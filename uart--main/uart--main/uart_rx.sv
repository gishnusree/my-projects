==> flow/design.v <==
module uart_rx (
    input  logic       clk,
    input  logic       reset,
    input  logic       rx,
    output logic [7:0] data_out,
    output logic       rx_done
);
    parameter CLK_PER_BIT = 10;
    typedef enum logic [2:0] {IDLE, START, DATA, STOP, DONE} state_t;
    state_t state;
    logic [3:0] bit_index;
    logic [15:0] clk_count;
    logic [7:0] rx_data;
    always_ff @(posedge clk or posedge reset) begin
        if (reset) begin
            state <= IDLE;
            rx_done <= 0;
            bit_index <= 0;
            clk_count <= 0;
        end else begin
            case (state)
                IDLE: begin
                    rx_done <= 0;
                    if (~rx)
                        state <= START;
                end
                START: begin
                    if (clk_count == (CLK_PER_BIT/2)) begin
                        if (~rx) begin
                            clk_count <= 0;
                            state <= DATA;
                        end else
                            state <= IDLE;
                    end else
                        clk_count <= clk_count + 1;
                end
                DATA: begin
                    if (clk_count < CLK_PER_BIT - 1)
                        clk_count <= clk_count + 1;
                    else begin
                        clk_count <= 0;
                        rx_data[bit_index] <= rx;
                        if (bit_index < 7)
                            bit_index <= bit_index + 1;
                        else begin
                            bit_index <= 0;
                            state <= STOP;
                        end
                    end
                end
                STOP: begin
                    if (clk_count < CLK_PER_BIT - 1)
                        clk_count <= clk_count + 1;
                    else begin
                        clk_count <= 0;
                        rx_done <= 1;
                        data_out <= rx_data;
                        state <= IDLE;
                    end
                end
            endcase
        end
    end
endmodule
* Tool chain data of uart_rx *
What the tools print for uart_rx, step after step.
Line numbers count from 1 in the design file above.
Operators: Yosys type, input widths -> output width; for muxes data width and select width s.
A cell with - has no value.

design
  top module = uart_rx
  clock port = clk
  standard-cell library = sky130hd
  library corner = tt_025C_1v80

* After elaboration *
Counts by Yosys on the flattened word-level netlist (proc, flatten, opt, wreduce; memories kept). Register bits leave out memories and registers merged into their read ports (data or address). Print and check cells are left out. Cells with the same type and inputs are merged into one.

storage and ports
  flip-flop bits (word level) = 40
  bits in latches = 0
  RAM bits = 0
  ROM bits = 0
  clocked read ports x word width = 0
  memory cells = 0
  bits of input ports = 3
  output and inout bits = 9
  cells after elaboration = 53

cells by class
  add/sub/neg operators = 3
  multipliers = 0
  divide/modulo/power cells = 0
  $lt $le $gt $ge = 2
  equality and inequality tests = 10
  shift operators = 2
  mux-type cells = 14
  bitwise gates (word level) = 5
  reduce/logical cells = 11

operators with widths
  kind                   count
  $mux 16                3
  $pmux 16 s2            1
  $add 16x1->16 const B  1
  $eq 16x3->1 const B    1
  $lt 16x4->1 const B    1
  $mux 3                 5
  $pmux 3 s4             1
  $ne 2x2->1 const B     5
  $shift 1x5->8          1
  $shift 1x5->8 const A  1
  $and 8x8->8            1
  $or 8x8->8             1
  $not 8->8              1
  $reduce_and 2->1       3
  $eq 3x2->1 const B     2
  $reduce_and 3->1       2
  $reduce_and 6->1       1
  $neg 4->5              1
  $add 4x1->4 const B    1
  $lt 4x3->1 const B     1
  $reduce_bool 4->1      1
  $mux 4                 1
  $eq 3x1->1 const B     1
  $ne 3x3->1 const B     1
  $logic_not 3->1        1
  $reduce_bool 3->1      1
  $not 1->1              2
  $reduce_bool 2->1      1

Not listed: further kinds 4, cells in them 4.

* Logic depth *
Depth = most cells in a row (Yosys ltp): at word level without a register or memory, in the mapped netlist without a sequential cell, where the memories' decode and read muxes count.

depth
  depth in word-level cells = 5
  ABC_AREA = 0
  depth in mapped cells = 8
  depth with buffers taken out = 7

* Synthesis result *
Yosys stat after the flow's synthesis: flattened, memories mapped to cells. It holds for the ABC_AREA given above (unset counts as 0); a run with the other value may have another netlist.
Totals and module areas in this step are rounded.

synthesis totals
  cells in the netlist = 214
  synthesis area = 2180 µm²
  area of sequential cells = 1110 µm²
  flip-flops = 41

cells by type
  cell                        count  total area (µm²)
  sky130_fd_sc_hd__dfrtp_1    24     600.576
  sky130_fd_sc_hd__edfxtp_1   16     480.461
  sky130_fd_sc_hd__ha_1       8      100.096
  sky130_fd_sc_hd__o21ai_1    17     85.082
  sky130_fd_sc_hd__nand2_1    19     71.318
  sky130_fd_sc_hd__a22o_1     7      61.309
  sky130_fd_sc_hd__inv_1      16     60.058
  sky130_fd_sc_hd__nand3_1    12     60.058
  sky130_fd_sc_hd__nor2_1     16     60.058
  sky130_fd_sc_hd__a21oi_1    9      45.043
  sky130_fd_sc_hd__or4_4      4      45.043
  sky130_fd_sc_hd__o2bb2ai_1  5      43.792
  sky130_fd_sc_hd__nor3_1     8      40.038
  sky130_fd_sc_hd__o21ai_0    8      40.038
  sky130_fd_sc_hd__a2111oi_4  1      27.526
  sky130_fd_sc_hd__a2bb2oi_1  3      26.275
  sky130_fd_sc_hd__dfstp_2    1      26.275
  sky130_fd_sc_hd__nand2b_1   4      25.024

Other cell types: 25; their cells: 36.

* Timing after synthesis *
Path of least setup slack by OpenSTA after synthesis, without wires, with an ideal clock, recovery checks aside; 20% of the period is set as input and as output delay. Where synthesis merged equal registers, the netlist keeps one of their names.

path post-synthesis
  kind = reg2reg
  start = reg clk_count[8]
  end = reg clk_count[8]
  period = 2880 ps
  library setup time = 126 ps
  launch time at the first pin = 0 ps
  data arrival time = 2234 ps
  path slack = 520 ps
  delay of the path = 2360 ps
  stages on the path = 6
  buffers on the path = 0
  synthesis period reached = 2360 ps

"delay of the path" is the arrival time less input delay plus setup time.
"stages on the path": output pins that drive a net of the path, with the launching flip-flop's if there is one; two outputs of one cell count as two.
"synthesis period reached" is the clock period less the worst setup slack; recovery checks do not enter. This is arithmetic on one report: input and output delays are still those of the set period (20% each).
The rows between start and end are the longest chain of elaborated cells between them; the timing report does not say that the signal goes this way. Where chains are equally long, one stands for them.
Each line given opens the expression or statement behind the cell; cells for indexed reads and writes are added by Yosys, which also makes memories of some case tables.
At most two assigning lines are given for a register; there are more.

on the way, post-synthesis
  cell sequence = sky130_fd_sc_hd__dfrtp_1 > sky130_fd_sc_hd__or4_4 > sky130_fd_sc_hd__or4_4 > sky130_fd_sc_hd__mux2_4 > sky130_fd_sc_hd__and3_1 > sky130_fd_sc_hd__a221o_1
  cells in the longest elaborated chain = 3
  elaborated cells between the ends (all ways) = 8
  classes of those cells = add/sub (1); compare (1); eq/ne (2); mux (3); reduce/logical (1)

RTL lines, path post-synthesis
  what             RTL line  text
  start, declared  12        logic [15:0] clk_count;
  start, assigned  35        clk_count <= clk_count + 1;
  start, assigned  39        clk_count <= clk_count + 1;
  $add 16x1->16    39
  $mux 16          38        if (clk_count < CLK_PER_BIT - 1)
  $pmux 16 s2      21        case (state)
  end, assigned    35
  end, assigned    39
  end, declared    12

* Timing after layout *
Path of least setup slack in the final report of record 1 (OpenROAD, finished layout, wires in). Where an end is a register, its clock arrival counts in the times.
The report prints the path's times to 10 ps; the period is as set.

path post-layout
  kind = reg2reg
  start = reg clk_count[4]
  end = reg clk_count[5]
  period = 2190 ps
  library setup time = 110 ps
  launch time at the first pin = 300 ps
  data arrival time = 2540 ps
  path slack = -160 ps
  stages on the path = 7
  buffers on the path = 1

The rows between start and end are the longest chain of elaborated cells between them; the timing report does not say that the signal goes this way. Where chains are equally long, one stands for them.
At most two assigning lines are given for a register; there are more.

on the way, post-layout
  cell sequence = sky130_fd_sc_hd__dfrtp_1 > sky130_fd_sc_hd__or4_4 > sky130_fd_sc_hd__or4_4 > sky130_fd_sc_hd__mux2i_4 > sky130_fd_sc_hd__buf_12 > sky130_fd_sc_hd__o21ai_1 > sky130_fd_sc_hd__a22o_1
  cells in the longest elaborated chain = 3
  elaborated cells between the ends (all ways) = 8
  classes of those cells = add/sub (1); compare (1); eq/ne (2); mux (3); reduce/logical (1)

RTL lines, path post-layout
  what             RTL line  text
  start, declared  12        logic [15:0] clk_count;
  start, assigned  35        clk_count <= clk_count + 1;
  start, assigned  39        clk_count <= clk_count + 1;
  $add 16x1->16    39
  $mux 16          38        if (clk_count < CLK_PER_BIT - 1)
  $pmux 16 s2      21        case (state)
  end, assigned    35
  end, assigned    39
  end, declared    12

# Flow runs of uart_rx

uart_rx through Yosys and OpenROAD on sky130hd: 2 stored runs, unordered, with their settings and measured results. The constraints put input and output delay at 20% of the set period each and load the outputs with 0.01 pF.
"achieved clock period" = clock period - worst setup slack. The figure is calculated, with input and output delays left at 20% of the set period.
"critical setup path time": the worst setup path's part of the clock period (all of it between registers, 20% less for each end at a port) less its slack. A launch clock that arrives late makes it longer, a capture clock that arrives late makes it shorter.
"total power of the final layout" is the tool's figure for a default switching activity; nothing was simulated.
"critical setup path time" is given in steps of 10 ps.
The results are shown rounded.
Among the settings, -- means not set for that run.

item                                       record 1  record 2
period_ns                                  2.19      2.27
CAP_MARGIN                                 20        20
CORE_MARGIN                                2         10
CORE_UTILIZATION                           40        65
SLEW_MARGIN                                20        20
SETUP_SLACK_MARGIN                         --        0.67
PLACE_DENSITY_LB_ADDON                     --        0.01
TNS_END_PERCENT                            --        60
MAX_ROUTING_LAYER                          --        met4
chip area after synthesis (Yosys) (µm²)    2180      2180
worst setup slack after layout (ps)        -160      -199
final utilization (%)                      54.9      93.5
critical setup path time (ps)              2350      2470
kind of the worst setup path               reg2reg   reg2reg
achieved clock period (ps)                 2350      2469
total power of the final layout (mW)       3.45      4.00
worst hold slack in the final report (ps)  453       463
area of the die (µm²)                      6060      6070
