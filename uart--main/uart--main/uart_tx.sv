==> flow/design.v <==
module uart_tx (
    input  logic       clk,
    input  logic       reset,
    input  logic [7:0] data_in,
    input  logic       tx_start,
    output logic       tx,
    output logic       tx_done
);
    parameter CLK_PER_BIT = 10;
    typedef enum logic [2:0] {IDLE, START, DATA, STOP, DONE} state_t;
    state_t state;
    logic [3:0] bit_index;
    logic [7:0] tx_data;
    logic [15:0] clk_count;
    always_ff @(posedge clk or posedge reset) begin
        if (reset) begin
            state <= IDLE;
            tx <= 1'b1;
            tx_done <= 0;
            bit_index <= 0;
            clk_count <= 0;
        end else begin
            case (state)
                IDLE: begin
                    tx <= 1'b1;
                    tx_done <= 0;
                    if (tx_start) begin
                        tx_data <= data_in;
                        state <= START;
                    end
                end
                START: begin
                    tx <= 1'b0;
                    if (clk_count < CLK_PER_BIT - 1)
                        clk_count <= clk_count + 1;
                    else begin
                        clk_count <= 0;
                        state <= DATA;
                    end
                end
                DATA: begin
                    tx <= tx_data[bit_index];
                    if (clk_count < CLK_PER_BIT - 1)
                        clk_count <= clk_count + 1;
                    else begin
                        clk_count <= 0;
                        if (bit_index < 7)
                            bit_index <= bit_index + 1;
                        else begin
                            bit_index <= 0;
                            state <= STOP;
                        end
                    end
                end
                STOP: begin
                    tx <= 1'b1;
                    if (clk_count < CLK_PER_BIT - 1)
                        clk_count <= clk_count + 1;
                    else begin
                        clk_count <= 0;
                        state <= DONE;
                    end
                end
                DONE: begin
                    tx_done <= 1;
                    state <= IDLE;
                end
            endcase
        end
    end
endmodule
### Step by step through the tools: uart_tx

The steps from the RTL of uart_tx to its reports follow in flow order.
Lines are those of the file above, counted from 1.
Not given: -

| inputs | value |
|---|---|
| design top | uart_tx |
| clock input | clk |
| library | sky130hd |
| timing corner | tt_025C_1v80 |

### Word-level counts

Counts by Yosys on the flattened word-level netlist (proc, flatten, opt, wreduce; memories kept). Register bits leave out memories and registers merged into their read ports (data or address). Print and check cells are left out.

| bit counts | value |
|---|---|
| register bits after elaboration | 33 |
| input port bits | 11 |
| output and inout bits | 2 |

| operators by class | value |
|---|---|
| $add $sub $neg | 2 |
| $lt $le $gt $ge | 2 |
| equal/unequal tests | 9 |
| shift operators | 1 |
| mux-type cells | 11 |
| bitwise gates (word level) | 2 |
| reduce/logical cells | 10 |

Operator list:

| operator | number |
|---|---|
| 16-bit two-way mux | 2 |
| 16-bit by 1-bit adder with 16-bit output with constant B | 1 |
| 16-bit by 4-bit less-than comparator with 1-bit output with constant B | 1 |
| 3-bit parallel mux with 5-bit select | 1 |
| 3-bit two-way mux | 5 |
| 2-bit inequality test with constant B | 5 |
| 8-bit by 4-bit variable part select with 1-bit output | 1 |
| 3-bit by 2-bit == test with 1-bit output with constant B | 2 |
| 3-bit nonzero test | 2 |
| 6-bit AND reduction | 1 |
| 5-bit nonzero test | 1 |
| 4-bit by 1-bit adder with 4-bit output with constant B | 1 |
| 4-bit by 3-bit less-than comparator with 1-bit output with constant B | 1 |
| 4-bit two-way mux | 1 |
| 3-bit by 1-bit == test with 1-bit output with constant B | 1 |
| 3-bit == test with constant B | 1 |
| 3-bit logical NOT | 1 |
| 3-bit AND reduction | 1 |
| 3-bit OR reduction | 1 |
| 1-bit parallel mux with 3-bit select | 1 |
| 1-bit NOT | 2 |
| 2-bit AND reduction | 1 |
| 2-bit nonzero test | 1 |
| 2-bit OR reduction | 1 |
| 1-bit parallel mux with 2-bit select | 1 |

### Depth

Yosys ltp: most cells in a row. Word level: on the elaborated netlist, between registers, memories and ports. Mapped: between sequential cells and ports; inverters and the memories' decode and read muxes count.

| depth | value |
|---|---|
| word-level depth | 4 |
| ABC_AREA | 0 |
| depth in mapped cells | 7 |
| mapped depth without buffers | 6 |

### Netlist

Yosys stat after the flow's synthesis: flattened, memories mapped to cells. It holds for the ABC_AREA given above (unset counts as 0); a run with the other value may have another netlist.

| synthesis totals | value |
|---|---|
| mapped cells | 136 |
| cell area after synthesis | 1541.5 µm² |
| sequential part of the area | 918.4 µm² |
| flip-flops | 35 |

Cells by type:

| cell type | number | area in all (µm²) |
|---|---|---|
| sky130_fd_sc_hd__dfrtp_1 | 25 | 625.6 |
| sky130_fd_sc_hd__edfxtp_1 | 8 | 240.23 |
| sky130_fd_sc_hd__nor2_1 | 17 | 63.811 |
| sky130_fd_sc_hd__dfstp_2 | 2 | 52.55 |
| sky130_fd_sc_hd__o21ai_1 | 10 | 50.048 |
| sky130_fd_sc_hd__mux4_2 | 2 | 45.043 |
| sky130_fd_sc_hd__inv_1 | 11 | 41.29 |
| sky130_fd_sc_hd__ha_1 | 3 | 37.536 |
| sky130_fd_sc_hd__nand2_1 | 9 | 33.782 |
| sky130_fd_sc_hd__nand2b_1 | 5 | 31.28 |
| sky130_fd_sc_hd__a21oi_1 | 6 | 30.029 |
| sky130_fd_sc_hd__a2111oi_4 | 1 | 27.526 |
| sky130_fd_sc_hd__a31oi_1 | 4 | 25.024 |
| sky130_fd_sc_hd__or4_4 | 2 | 22.522 |
| sky130_fd_sc_hd__mux2i_1 | 2 | 20.019 |
| sky130_fd_sc_hd__nor3_1 | 4 | 20.019 |
| sky130_fd_sc_hd__a21o_1 | 2 | 15.014 |
| sky130_fd_sc_hd__nand3_1 | 3 | 15.014 |

Other cell types: 18; their cells: 20.

### Path before layout

OpenSTA on the mapped netlist: ideal clock, no wires. The path of least setup slack (recovery checks aside). Input and output delay are each 20% of the period. Register names are those of the netlist, which keeps one name where synthesis merged equal registers.

| timing path post-synthesis | value |
|---|---|
| path type | reg2reg |
| from | reg clk_count[12] |
| to | reg bit_index[2] |
| clock period | 2.16 ns |
| launch time at the first pin | 0.000 ns |
| arrival | 1.703 ns |
| required time | 2.036 ns |
| slack | 0.333 ns |
| delay of the path | 1.827 ns |
| stages on the path | 5 |
| path buffers | 0 |
| synthesis period reached | 1.827 ns |

"delay of the path" is the arrival time less input delay plus setup time.
"stages on the path": output pins that drive a net of the path, with the launching flip-flop's if there is one; two outputs of one cell count as two.
"synthesis period reached" = period - worst setup slack (recovery checks aside). The figure is calculated, with input and output delays left at 20% of the set period.
The rows between start and end are the longest chain of elaborated cells between them; the timing report does not say that the signal goes this way. Where chains are equally long, one stands for them.
A line is the first line of the expression or statement that the cell stems from. Yosys adds cells for indexed reads and writes and turns some case tables into memories.
At most two assigning lines are given for a register; there are more.

| on the way, post-synthesis | value |
|---|---|
| cells stage by stage | sky130_fd_sc_hd__dfrtp_1 > sky130_fd_sc_hd__or4_4 > sky130_fd_sc_hd__a2111oi_4 > sky130_fd_sc_hd__nor4_1 > sky130_fd_sc_hd__a211o_1 |
| cells in the longest elaborated chain | 3 |

Ends and longest elaborated chain, post-synthesis:

| element | line | text |
|---|---|---|
| start, declared | 14 | `logic [15:0] clk_count;` |
| start, assigned | 35 | `clk_count <= clk_count + 1;` |
| start, assigned | 44 | `clk_count <= clk_count + 1;` |
| 16-bit by 4-bit less-than comparator with 1-bit output | 43 | `if (clk_count < CLK_PER_BIT - 1)` |
| 1-bit NOT | - |  |
| 2-bit AND reduction | - |  |
| end, assigned | 48 | `bit_index <= bit_index + 1;` |
| end, assigned | 50 | `bit_index <= 0;` |
| end, declared | 12 | `logic [3:0] bit_index;` |

### Timing after layout

From the final timing report of entry A: the path of least setup slack in the routed layout; clock arrival at registers is part of the times.

| timing path post-layout | value |
|---|---|
| path type | reg2reg |
| from | reg clk_count[5] |
| to | reg bit_index[2] |
| clock period | 1.96 ns |
| launch time at the first pin | 0.28 ns |
| arrival | 2.06 ns |
| required time | 2.13 ns |
| slack | 0.08 ns |
| stages on the path | 6 |
| path buffers | 1 |

The rows between start and end are the longest chain of elaborated cells between them; the timing report does not say that the signal goes this way. Where chains are equally long, one stands for them.
At most two assigning lines are given for a register; there are more.

| on the way, post-layout | value |
|---|---|
| cells stage by stage | sky130_fd_sc_hd__dfrtp_1 > sky130_fd_sc_hd__or4_4 > sky130_fd_sc_hd__a2111oi_4 > sky130_fd_sc_hd__buf_12 > sky130_fd_sc_hd__nor4_1 > sky130_fd_sc_hd__a211o_1 |
| cells in the longest elaborated chain | 3 |

Ends and longest elaborated chain, post-layout:

| element | line | text |
|---|---|---|
| start, declared | 14 | `logic [15:0] clk_count;` |
| start, assigned | 35 | `clk_count <= clk_count + 1;` |
| start, assigned | 44 | `clk_count <= clk_count + 1;` |
| 16-bit by 4-bit less-than comparator with 1-bit output | 43 | `if (clk_count < CLK_PER_BIT - 1)` |
| 1-bit NOT | - |  |
| 2-bit AND reduction | - |  |
| end, assigned | 48 | `bit_index <= bit_index + 1;` |
| end, assigned | 50 | `bit_index <= 0;` |
| end, declared | 12 | `logic [3:0] bit_index;` |

Measured results for uart_tx: 2 stored runs of the Yosys and OpenROAD flow on sky130hd. The settings differ; the order carries no meaning. The constraints put input and output delay at 20% of the set period each and load the outputs with 0.01 pF.
"achieved clock period" means the clock period less the worst setup slack. The figure is calculated, with input and output delays left at 20% of the set period.
"critical setup path time" is the time allowed to the run's worst setup path (the clock period less input and output delay, where it has them) less its slack. Clock arrival times count: a late capture clock shortens it, a late launch clock lengthens it.
"total design power" rests on the timing tool's default activity at the inputs, not on a simulated workload.
Settings: n/a = not set for that run.

| stored run | period_ns | SETUP_SLACK_MARGIN | CAP_MARGIN | CORE_MARGIN | CORE_UTILIZATION | SLEW_MARGIN | PLACE_DENSITY_LB_ADDON | CORE_ASPECT_RATIO | CELL_PAD_IN_SITES_DETAIL_PLACEMENT | ABC_AREA | CTS_CLUSTER_DIAMETER | MAX_ROUTING_LAYER | critical setup path time (ns) | worst path kind | chip area in the Yosys report (µm²) | utilization (%) | total negative slack on setup checks (ns) | overall die area (µm²) | achieved clock period (ns) | standard-cell area of the final layout (µm²) | total design power (uW) | setup slack of the worst path (ns) |
|---|---|---|---|---|---|---|---|---|---|---|---|---|---|---|---|---|---|---|---|---|---|---|
| entry A | 1.96 | 0.15 | 20 | 2 | 40 | 20 | n/a | n/a | n/a | n/a | n/a | n/a | 1.88 | reg2reg | 1541.5 | 51.7 | 0.000 | 4366.6 | 1.882 | 1905.6 | 1325 | 0.078 |
| entry B | 2.61 | -0.16 | 25 | 2 | 48 | 35 | 0.24 | 0.59 | 0 | 0 | 137 | met4 | 1.99 | reg2reg | 1541.5 | 61.1 | 0.000 | 3696.7 | 1.986 | 1823.0 | 983.6 | 0.624 |
